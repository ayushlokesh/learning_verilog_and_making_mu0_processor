==> flow/design.v <==
module Clocks ( Clk_1Hz, Clk_1kHz, Clk_25MHz, Clk );
  output reg  Clk_25MHz;  
  output reg  Clk_1kHz;
  output reg  Clk_1Hz;
  input       Clk;
  reg [1:0] countA;
  reg [16:0] countB;
  reg [26:0] countC;
 initial countA=0;
 initial countB=0; 
 initial countC=0;
 always @(posedge Clk)
  begin
   if(countA == 1) begin Clk_25MHz <= 1; countA <= countA + 1; end
   else if(countA == 3) begin Clk_25MHz <= 0; countA <= 0; end
   else countA <= countA + 1;
   if(countB == 49999) begin Clk_1kHz <= 1; countB <= countB + 1; end
   else if(countB == 99999) begin Clk_1kHz <= 0; countB <= 0; end
   else countB <= countB + 1; 
   if(countC == 49_999_999) begin Clk_1Hz <= 1; countC <= countC + 1; end
   else if(countC == 99_999_999) begin Clk_1Hz <= 0; countC <= 0; end
   else countC <= countC + 1;   
  end
endmodule
# ---- Reports on Clocks
# Tool output for the design above, in the order of the flow.
# Lines are those of the file above, counted from 1.
# Cell names lack the library's common part.
# The mark - stands for no value.
dict set report inputs {
  design {Clocks}
  clock {Clk}
  cell_library {sky130hd}
  pvt_corner {tt_025C_1v80}
}

# ---- Elaborated design
# Counts by Yosys on the flattened word-level netlist (proc, flatten, opt, wreduce; memories kept). Register bits leave out memories and registers merged into their read ports (data or address); mux counts leave out enables and synchronous resets folded into registers. Print and check cells are left out. Cells with the same type and inputs are merged into one.
dict set report bits {
  ff_bits 49
  out_inout_bits 3
  input_bits 1
}
dict set report classes {
  n_addsub 3
  equal 6
  mux 6
}
# operator n
set ops {}
lappend ops {{2-to-1 mux 27 bit} 2}
lappend ops {{2-to-1 mux 17 bit} 2}
lappend ops {{adder 27 x 1 -> 27 bit (second input constant)} 1}
lappend ops {{== test 27 x 26 -> 1 bit (second input constant)} 1}
lappend ops {{== test 27 bit (second input constant)} 1}
lappend ops {{adder 17 x 1 -> 17 bit (second input constant)} 1}
lappend ops {{== test 17 x 16 -> 1 bit (second input constant)} 1}
lappend ops {{== test 17 bit (second input constant)} 1}
lappend ops {{2-to-1 mux 2 bit} 2}
lappend ops {{adder 2 x 1 -> 2 bit (second input constant)} 1}
lappend ops {{== test 2 x 1 -> 1 bit (second input constant)} 1}
lappend ops {{== test 2 bit (second input constant)} 1}

# ---- Logic depth
# Yosys ltp: most cells in a row. Word level: on the elaborated netlist, between registers, memories and ports. Mapped: between sequential cells and ports; inverters and the memories' decode and read muxes count.
dict set report depth {
  word_depth 3
  abc_area 0
  mapped_depth 6
}

# ---- Netlist
# Yosys stat after the flow's synthesis: flattened, memories mapped to cells. It holds for the ABC_AREA given above (unset counts as 0); a run with the other value may have another netlist.
dict set report synth_totals {
  yosys_area_um2 2263.4
  mapped_cells 249
  ff_cells 49
  sequential_area_um2 980.9
}
# cell n
set by_type {}
lappend by_type {dfxtp_1 49}
lappend by_type {xor2_1 15}
lappend by_type {and4_1 12}
lappend by_type {xnor2_1 11}
lappend by_type {nand3_1 18}
lappend by_type {nand4_1 12}
lappend by_type {nand2_1 19}
lappend by_type {nor2_1 17}
lappend by_type {a21oi_1 10}
lappend by_type {ha_1 4}
lappend by_type {o21ai_0 10}
lappend by_type {and3_1 6}
lappend by_type {nor4_1 5}
lappend by_type {or4_1 4}
lappend by_type {inv_1 7}
lappend by_type {a31oi_1 4}
lappend by_type {nor3_1 5}
lappend by_type {buf_6 2}
# Other cell types: 26; their cells: 39.

# ---- Path before layout
# Source: OpenSTA report_checks on the synthesized netlist (no wires, ideal clock, input and output delay 20% of the period each), path of least setup slack; recovery checks are left aside. Register names are those of the netlist, which keeps one name where synthesis merged equal registers.
dict set report synth_path {
  path_type {register to register}
  from {register countB[0]}
  to {register Clk_1kHz}
  launch_ns 0.000
  path_delay_ns 1.624
  t_arrival_ns 1.490
  stages 7
  path_slack_ns -0.114
  setup_ns 0.134
  period_ns 1.51
  period_less_setup_slack_ns 1.624
}
# "path_delay_ns" is the arrival time less input delay plus setup time.
# "stages" counts driving pins, that of a launching flip-flop among them; a cell with two outputs on the path counts twice.
# "period_less_setup_slack_ns" is the clock period less the worst setup slack; recovery checks do not enter. This is arithmetic on one report: input and output delays are still those of the set period (20% each).
# The rows between start and end are the longest chain of elaborated cells between them; the timing report does not say that the signal goes this way. Where chains are equally long, one stands for them.
# Each line given opens the expression or statement behind the cell; cells for indexed reads and writes are added by Yosys, which also makes memories of some case tables.
# At most two assigning lines are given for a register; there are more.
dict set report synth_between {
  path_cell_list {dfxtp_1 -> ha_1 -> and3_1 -> clkbuf_1 -> nand2_1 -> nor4_4 -> nor2_1}
  elab_chain_len 1
}
# element line_no
set synth_rtl {}
lappend synth_rtl {{start: declaration} 7} ;# reg [16:0] countB;
lappend synth_rtl {{start: assignment} 17} ;# if(countB == 49999) begin Clk_1kHz <= 1; countB <= countB + 1; end
lappend synth_rtl {{start: assignment} 19} ;# else countB <= countB + 1;
lappend synth_rtl {{== test 17 bit} 18} ;# else if(countB == 99999) begin Clk_1kHz <= 0; countB <= 0; end
lappend synth_rtl {{end: assignment} 17}
lappend synth_rtl {{end: assignment} 18}
lappend synth_rtl {{end: declaration} 3} ;# output reg  Clk_1kHz;

# ---- Timing after layout
# From the final timing report of run A: the path of least setup slack in the routed layout; clock arrival at registers is part of the times.
dict set report layout_path {
  path_type {register to register}
  from {register countC[8]}
  to {register countC[22]}
  setup_ns 0.13
  path_slack_ns 0.54
  stages 5
  t_arrival_ns 2.21
  launch_ns 0.29
  period_ns 2.58
}
# The rows between start and end are the longest chain of elaborated cells between them; the timing report does not say that the signal goes this way. Where chains are equally long, one stands for them.
# At most two assigning lines are given for a register; there are more.
dict set report layout_between {
  path_cell_list {dfxtp_1 -> nor4_1 -> nand4_1 -> o21ai_0 -> o311ai_0}
  elab_chain_len 3
}
# element line_no
set layout_rtl {}
lappend layout_rtl {{start: declaration} 8} ;# reg [26:0] countC;
lappend layout_rtl {{start: assignment} 20} ;# if(countC == 49_999_999) begin Clk_1Hz <= 1; countC <= countC + 1; end
lappend layout_rtl {{start: assignment} 22} ;# else countC <= countC + 1;
lappend layout_rtl {{adder 27 x 1 -> 27 bit} 22}
lappend layout_rtl {{2-to-1 mux 27 bit} 21} ;# else if(countC == 99_999_999) begin Clk_1Hz <= 0; countC <= 0; end
lappend layout_rtl {{2-to-1 mux 27 bit} 20}
lappend layout_rtl {{end: assignment} 20}
lappend layout_rtl {{end: assignment} 22}
lappend layout_rtl {{end: declaration} 8}

# Clocks through Yosys and OpenROAD on sky130hd: 2 stored runs, unordered, with their settings and measured results. The constraints put input and output delay at 20% of the set period each and load the outputs with 0.01 pF.
# By "period_reached_ns" is meant the clock period of the run minus its worst setup slack. This is arithmetic on one report: input and output delays are still those of the set period (20% each).
# "worst_setup_path_time_ns": the worst setup path's part of the clock period (all of it between registers, 20% less for each end at a port) less its slack. A launch clock that arrives late makes it longer, a capture clock that arrives late makes it shorter.
# "fin_power_mw": no workload was simulated; the value follows from the tool's default switching activity.
run="run A" settings period_ns=2.58 CORE_UTILIZATION=24 SETUP_SLACK_MARGIN=0.15 PLACE_DENSITY_LB_ADDON=0.2 CELL_PAD_IN_SITES_GLOBAL_PLACEMENT=3 CTS_CLUSTER_DIAMETER=54 SLEW_MARGIN=40 CAP_MARGIN=20 CORE_MARGIN=2
run="run A" results fin_power_mw=1.301 utilization_frac=0.273 cell_area_final_um2=2507.4 tns_setup_ns=0.000 worst_setup_path_time_ns=2.04 worst_setup_path_type="register to register" period_reached_ns=2.043 synthArea_um2=2263.4 die_footprint_um2=10223.2 final_setup_ws_ns=0.537 hold_worst_slack_ns=0.463
run="run B" settings period_ns=1.39 CORE_UTILIZATION=48 PLACE_DENSITY_LB_ADDON=0.29 CORE_ASPECT_RATIO=0.78 TNS_END_PERCENT=65 CAP_MARGIN=20 CORE_MARGIN=2 SLEW_MARGIN=20
run="run B" results fin_power_mw=2.260 utilization_frac=0.705 cell_area_final_um2=3258.1 tns_setup_ns=-4.082 worst_setup_path_time_ns=1.63 worst_setup_path_type="register to register" period_reached_ns=1.628 synthArea_um2=2263.4 die_footprint_um2=5284.7 final_setup_ws_ns=-0.238 hold_worst_slack_ns=0.447

==> flow/design.v <==
module uart_s7(clk_100m, rx_byte, tx_byte, rx_req, rx_ack, tx_req, tx_ack, tx, rx);
input            clk_100m;    
output reg [7:0] rx_byte;     
input      [7:0] tx_byte;     
output reg       rx_req;      
input            tx_req;      
output reg       tx_ack;      
input            rx_ack;      
output reg       tx;  
input            rx;  
reg [3:0] tx_state;     
reg [6:0] tx_counter;   
reg [7:0] tx_data;      
reg [3:0] rx_state;    
reg [6:0] rx_counter;  
initial
 begin
  tx_counter = 0;
  tx_state = 0;
  tx = 1;  
  rx_counter = 0;
  rx_state = 0;
  rx_req = 0;
  tx_ack = 0;
 end
 always @(posedge clk_100m)
   case(tx_state)
   0  : if(tx_req == 1) begin tx_data <= tx_byte; tx_ack <= 1; tx_counter <= 1; tx <= 0; tx_state <= 1; end  
        else begin tx <= 1; end  
   1  : if(tx_counter == 27) begin tx <= tx_data[0]; tx_counter <= 0; tx_state <= 2; end  
        else begin tx_ack <= 0; tx_counter <= tx_counter + 1; end  
   2  : if(tx_counter == 27) begin tx <= tx_data[1]; tx_counter <= 0; tx_state <= 3; end  
        else tx_counter <= tx_counter + 1;  
   3  : if(tx_counter == 27) begin tx <= tx_data[2]; tx_counter <= 0; tx_state <= 4; end  
        else tx_counter <= tx_counter + 1;
   4  : if(tx_counter == 27) begin tx <= tx_data[3]; tx_counter <= 0; tx_state <= 5; end
        else tx_counter <= tx_counter + 1;
   5  : if(tx_counter == 27) begin tx <= tx_data[4]; tx_counter <= 0; tx_state <= 6; end
        else tx_counter <= tx_counter + 1;
   6  : if(tx_counter == 27) begin tx <= tx_data[5]; tx_counter <= 0; tx_state <= 7; end
        else tx_counter <= tx_counter + 1;
   7  : if(tx_counter == 27) begin tx <= tx_data[6]; tx_counter <= 0; tx_state <= 8; end
        else tx_counter <= tx_counter + 1;
   8  : if(tx_counter == 27) begin tx <= tx_data[7]; tx_counter <= 0; tx_state <= 9; end  
        else tx_counter <= tx_counter + 1;
   9  : if(tx_counter == 27) begin tx <= 1; tx_counter <= 0; tx_state <= 10; end  
        else tx_counter <= tx_counter + 1;  
   10 : if(tx_counter == 27) begin  tx <= 1; tx_counter <= 0; tx_state <= 0; end  
        else tx_counter <= tx_counter + 1;  
   endcase
always @(posedge clk_100m)
  case(rx_state)
  0 : if(rx == 0) begin rx_counter <= 0; rx_state <= 1; end  
  1 : if(rx_counter == 14)  
       begin
        rx_counter <= 0;            
        if(rx == 1) rx_state <= 0;  
        else rx_state <= 2;         
       end
      else rx_counter <= rx_counter +1;  
  2 : if(rx_counter == 27) begin rx_counter <= 0; rx_byte[0] <= rx; rx_state <= 3; end  
      else rx_counter <= rx_counter +1;  
  3 : if(rx_counter == 27) begin rx_counter <= 0; rx_byte[1] <= rx; rx_state <= 4; end  
      else rx_counter <= rx_counter +1;
  4 : if(rx_counter == 27) begin rx_counter <= 0; rx_byte[2] <= rx; rx_state <= 5; end  
      else rx_counter <= rx_counter +1;
  5 : if(rx_counter == 27) begin rx_counter <= 0; rx_byte[3] <= rx; rx_state <= 6; end
      else rx_counter <= rx_counter +1;
  6 : if(rx_counter == 27) begin rx_counter <= 0; rx_byte[4] <= rx; rx_state <= 7; end
      else rx_counter <= rx_counter +1;         
  7 : if(rx_counter == 27) begin rx_counter <= 0; rx_byte[5] <= rx; rx_state <= 8; end
      else rx_counter <= rx_counter +1;
  8 : if(rx_counter == 27) begin rx_counter <= 0; rx_byte[6] <= rx; rx_state <= 9; end
      else rx_counter <= rx_counter +1;
  9 : if(rx_counter == 27) begin rx_counter <= 0; rx_byte[7] <= rx; rx_state <= 10; end  
      else rx_counter <= rx_counter +1;  
  10: if(rx_counter == 27) begin rx_req <= 1; rx_state <= 11; end 
      else rx_counter <= rx_counter +1;  
  11: if(rx_ack) begin rx_req <= 0; rx_state <= 0; end 
  endcase
endmodule
**Reports on uart_s7**

The steps from the RTL of uart_s7 to its reports follow in flow order.
Line numbers count from 1 in the design file above.
Operators: Yosys type, input widths -> output width; for muxes data width and select width s.
Cell names lack the library's common part.
The mark - stands for no value.

- Design top: uart_s7
- Clock input: clk_100m
- Standard-cell library: sky130hd
- Corner: tt_025C_1v80

**After elaboration**

Source: Yosys, flattened and elaborated, memories not mapped. Widths are those after wreduce. Registers that Yosys merges into a memory's read port (data or address) are not register bits. Print and check cells do not count. Equal cells are merged and count once.

- Input bits: 12
- Register bits after elaboration: 41
- Cells after elaboration: 145

- Reductions and logical operators: 26
- Muxes and demuxes: 51
- Equality and inequality tests: 50
- $add $sub $neg: 2

Operator list:

| kind | number |
|---|---|
| $mux 4 | 23 |
| $ne 2x2->1 const B | 25 |
| $pmux 4 s12 | 1 |
| $pmux 4 s11 | 1 |
| $mux 7 | 6 |
| $eq 4x3->1 const B | 8 |
| $eq 4x4->1 const B | 7 |
| $pmux 7 s4 | 1 |
| $reduce_bool 11->1 | 2 |
| $reduce_and 2->1 | 10 |
| $eq 4x2->1 const B | 4 |
| $add 7x1->7 const B | 2 |
| $eq 7x5->1 const B | 2 |
| $pmux 7 s2 | 1 |
| $mux 1 | 14 |
| $reduce_and 13->1 | 1 |
| $reduce_and 12->1 | 1 |
| $reduce_bool 12->1 | 1 |
| $reduce_and 10->1 | 1 |
| $reduce_or 10->1 | 1 |
| $pmux 1 s10 | 1 |
| $reduce_and 3->1 | 3 |
| $eq 4x1->1 const B | 2 |
| $logic_not 4->1 | 2 |
| $reduce_or 8->1 | 1 |
| $eq 7x4->1 const B | 1 |
| $reduce_bool 2->1 | 2 |
| $pmux 1 s2 | 2 |

Not listed: further kinds 3, cells in them 3.

**Depth**

Depth = most cells in a row (Yosys ltp): at word level without a register or memory, in the mapped netlist without a sequential cell, where the memories' decode and read muxes count.

- Depth after elaboration: 4
- ABC_AREA: 0
- Gate-level depth with buffers: 6

**After synthesis**

Source: synth_stat.txt of the flow (Yosys; design flattened, memories mapped). It holds for the ABC_AREA given above (unset counts as 0); a run with the other value may have another netlist.
The area totals of this step are shown rounded.

Cell types:

| cell type | number | area in all (um^2) |
|---|---|---|
| edfxtp_1 | 41 | 1.23E+03 |
| ha_1 | 7 | 87.584 |
| a21oi_1 | 10 | 50.048 |
| o21ai_0 | 10 | 50.048 |
| nand3_1 | 9 | 45.043 |
| and3_1 | 7 | 43.792 |
| xor2_1 | 5 | 43.792 |
| nand2_1 | 10 | 37.536 |
| nor2_1 | 10 | 37.536 |
| mux2_2 | 3 | 33.782 |
| a31oi_1 | 5 | 31.28 |
| clkbuf_1 | 8 | 30.029 |
| nor3_1 | 6 | 30.029 |
| clkbuf_8 | 2 | 27.526 |
| or4b_4 | 2 | 27.526 |
| a32oi_1 | 3 | 26.275 |
| a211oi_1 | 3 | 22.522 |
| nor3b_1 | 3 | 22.522 |

Other cell types: 35; their cells: 48.

- Buffer cells: 11
- Mapped area: 2300 um^2
- Flip-flop cells: 41
- Cell count: 192

**Worst setup path after synthesis**

OpenSTA on the mapped netlist: ideal clock, no wires. The path of least setup slack (recovery checks aside). Input and output delay are each 20% of the period. Register names are those of the netlist, which keeps one name where synthesis merged equal registers.

- Path type: input-to-reg
- From: input rx
- To: register rx_counter[0]
- Delay of the path: 1.294 ns
- Path buffers: 0
- Stages: 2
- Path slack: 1.946 ns
- Period: 4.05 ns
- Arrival time: 1.719 ns
- Synthesis period reached: 2.104 ns

"delay of the path" = arrival - input delay + setup time.
"stages": output pins that drive a net of the path, with the launching flip-flop's if there is one; two outputs of one cell count as two.
"synthesis period reached" is the clock period less the worst setup slack; recovery checks do not enter. This is arithmetic on one report: input and output delays are still those of the set period (20% each).
The rows between start and end are the longest chain of elaborated cells between them; the timing report does not say that the signal goes this way. Where chains are equally long, one stands for them.
Each line given opens the expression or statement behind the cell; cells for indexed reads and writes are added by Yosys, which also makes memories of some case tables.
A register here has more assigning lines than the two given.
The path ends at the enable pin of a flip-flop; only ways to that pin are counted.

- Cells stage by stage: and4bb_2 -> a311oi_1
- Length of the longest elaborated chain: 2

Ends and longest elaborated chain, post-synthesis:

| element | line | source |
|---|---|---|
| from (decl) | 10 | `input            rx;` |
| $ne 2x2->1 | - |  |
| $reduce_and 3->1 | - |  |
| to (assign) | 60 | `else rx_counter <= rx_counter +1;` |
| to (assign) | 62 | `else rx_counter <= rx_counter +1;` |
| to (decl) | 15 | `reg [6:0] rx_counter;` |

**Path in the finished layout**

Path of least setup slack in the final report of flow run 2 (OpenROAD, finished layout, wires in). Where an end is a register, its clock arrival counts in the times.

- Path type: reg-to-reg
- From: register rx_counter[0]
- To: register rx_state[2]
- Path buffers: 0
- Period: 1.78 ns
- Stages: 6
- Path slack: -0.05 ns
- Arrival time: 1.84 ns

The rows between start and end are the longest chain of elaborated cells between them; the timing report does not say that the signal goes this way. Where chains are equally long, one stands for them.
A register here has more assigning lines than the two given.
The path ends at the enable pin of a flip-flop; only ways to that pin are counted.

- Cells stage by stage: edfxtp_1 -> inv_1 -> ha_1 -> or4b_4 -> o211ai_4 -> o2111a_2
- Length of the longest elaborated chain: 3

Ends and longest elaborated chain, after layout:

| element | line | source |
|---|---|---|
| from (decl) | 15 | `reg [6:0] rx_counter;` |
| from (assign) | 60 | `else rx_counter <= rx_counter +1;` |
| from (assign) | 62 | `else rx_counter <= rx_counter +1;` |
| $eq 7x5->1 | 77 | `10: if(rx_counter == 27) begin rx_req <= 1; rx_state <= 11; end` |
| $ne 2x2->1 | - |  |
| $reduce_and 13->1 | - |  |
| to (assign) | 75 | `9 : if(rx_counter == 27) begin rx_counter <= 0; rx_byte[7] <= rx; rx_state <= 10; end` |
| to (assign) | 77 |  |
| to (decl) | 14 | `reg [3:0] rx_state;` |

Add stored flow runs of uart_s7

Record of 2 stored runs of the RTL-to-layout flow on uart_s7, platform sky130hd. The runs are unordered. Constraints: input delay and output delay 20% of the set period each, output load 0.01 pF.
"period reached" means the clock period less the worst setup slack. The figure is calculated, with input and output delays left at 20% of the set period.
"time on the worst setup path" = time allowed to the worst setup path (clock period - input delay - output delay, where it has them) - its slack; a late launch clock adds to it, a late capture clock takes from it.
"total power after layout": no workload was simulated; the value follows from the tool's default switching activity.
Values from the reports are rounded here.

### Flow run 1

==> flow/run.sh <==
#!/bin/bash
# the make line also repeats the synthesis and layout settings of config.mk as NAME=value (left out here)
make -C /OpenROAD-flow-scripts/flow DESIGN_CONFIG=/design/flow/config.mk WORK_HOME=/design/flow/orfs CLKGATE_MAP_FILE= finish
==> flow/config.mk <==
export PLATFORM = sky130hd
export DESIGN_NAME = uart_s7
export DESIGN_NICKNAME = uart_s7
export VERILOG_FILES = /design/flow/design.v
export SDC_FILE = /design/flow/constraint.sdc
export NUM_CORES = 4
export LEC_CHECK = 0
export CAP_MARGIN = 20
export CELL_PAD_IN_SITES_DETAIL_PLACEMENT = 0
export CELL_PAD_IN_SITES_GLOBAL_PLACEMENT = 2
export CORE_ASPECT_RATIO = 0.52
export CORE_MARGIN = 8
export CORE_UTILIZATION = 62
export CTS_CLUSTER_DIAMETER = 123
export CTS_CLUSTER_SIZE = 83
export GPL_ROUTABILITY_DRIVEN = 0
export MAX_ROUTING_LAYER = met4
export PLACE_DENSITY = 0.81
export SETUP_SLACK_MARGIN = 0.07
export SLEW_MARGIN = 20
export TNS_END_PERCENT = 85
==> flow/constraint.sdc <==
create_clock -name core_clock -period 1.7 [get_ports {clk_100m}]
set_input_delay 0.3400 -clock core_clock [delete_from_list [all_inputs] [get_ports {clk_100m}]]
set_output_delay 0.3400 -clock core_clock [all_outputs]
set_load 0.01 [all_outputs]

Outcome of flow run 1: unfinished; error GPL-0301 in placement

### Flow run 2

==> flow/run.sh <==
#!/bin/bash
# the make line also repeats the synthesis and layout settings of config.mk as NAME=value (left out here)
make -C /OpenROAD-flow-scripts/flow DESIGN_CONFIG=/design/flow/config.mk WORK_HOME=/design/flow/orfs CLKGATE_MAP_FILE= finish
==> flow/config.mk <==
export PLATFORM = sky130hd
export DESIGN_NAME = uart_s7
export DESIGN_NICKNAME = uart_s7
export VERILOG_FILES = /design/flow/design.v
export SDC_FILE = /design/flow/constraint.sdc
export NUM_CORES = 4
export LEC_CHECK = 0
export CAP_MARGIN = 20
export CELL_PAD_IN_SITES_GLOBAL_PLACEMENT = 1
export CORE_MARGIN = 9
export CORE_UTILIZATION = 41
export GPL_ROUTABILITY_DRIVEN = 0
export GPL_TIMING_DRIVEN = 1
export MIN_ROUTING_LAYER = met2
export PLACE_DENSITY = 0.94
export SETUP_SLACK_MARGIN = 0.52
export SLEW_MARGIN = 20
==> flow/constraint.sdc <==
create_clock -name core_clock -period 1.78 [get_ports {clk_100m}]
set_input_delay 0.3560 -clock core_clock [delete_from_list [all_inputs] [get_ports {clk_100m}]]
set_output_delay 0.3560 -clock core_clock [all_outputs]
set_load 0.01 [all_outputs]

Results of flow run 2:
- Time on the worst setup path: 1.83 ns
- Worst setup path kind: reg-to-reg
- Area of the standard cells in the finished layout: 3600 um^2
- Summed negative setup slack: -0.23 ns
- Period reached: 1.829 ns
- Total power after layout: 0.0045 W
- Chip area in the Yosys report: 2300 um^2
- Worst setup slack after layout: -0.049 ns
- Post-layout utilization: 69 %
- Die outline area: 8500 um^2
- Post-route worst hold slack: 0.61 ns
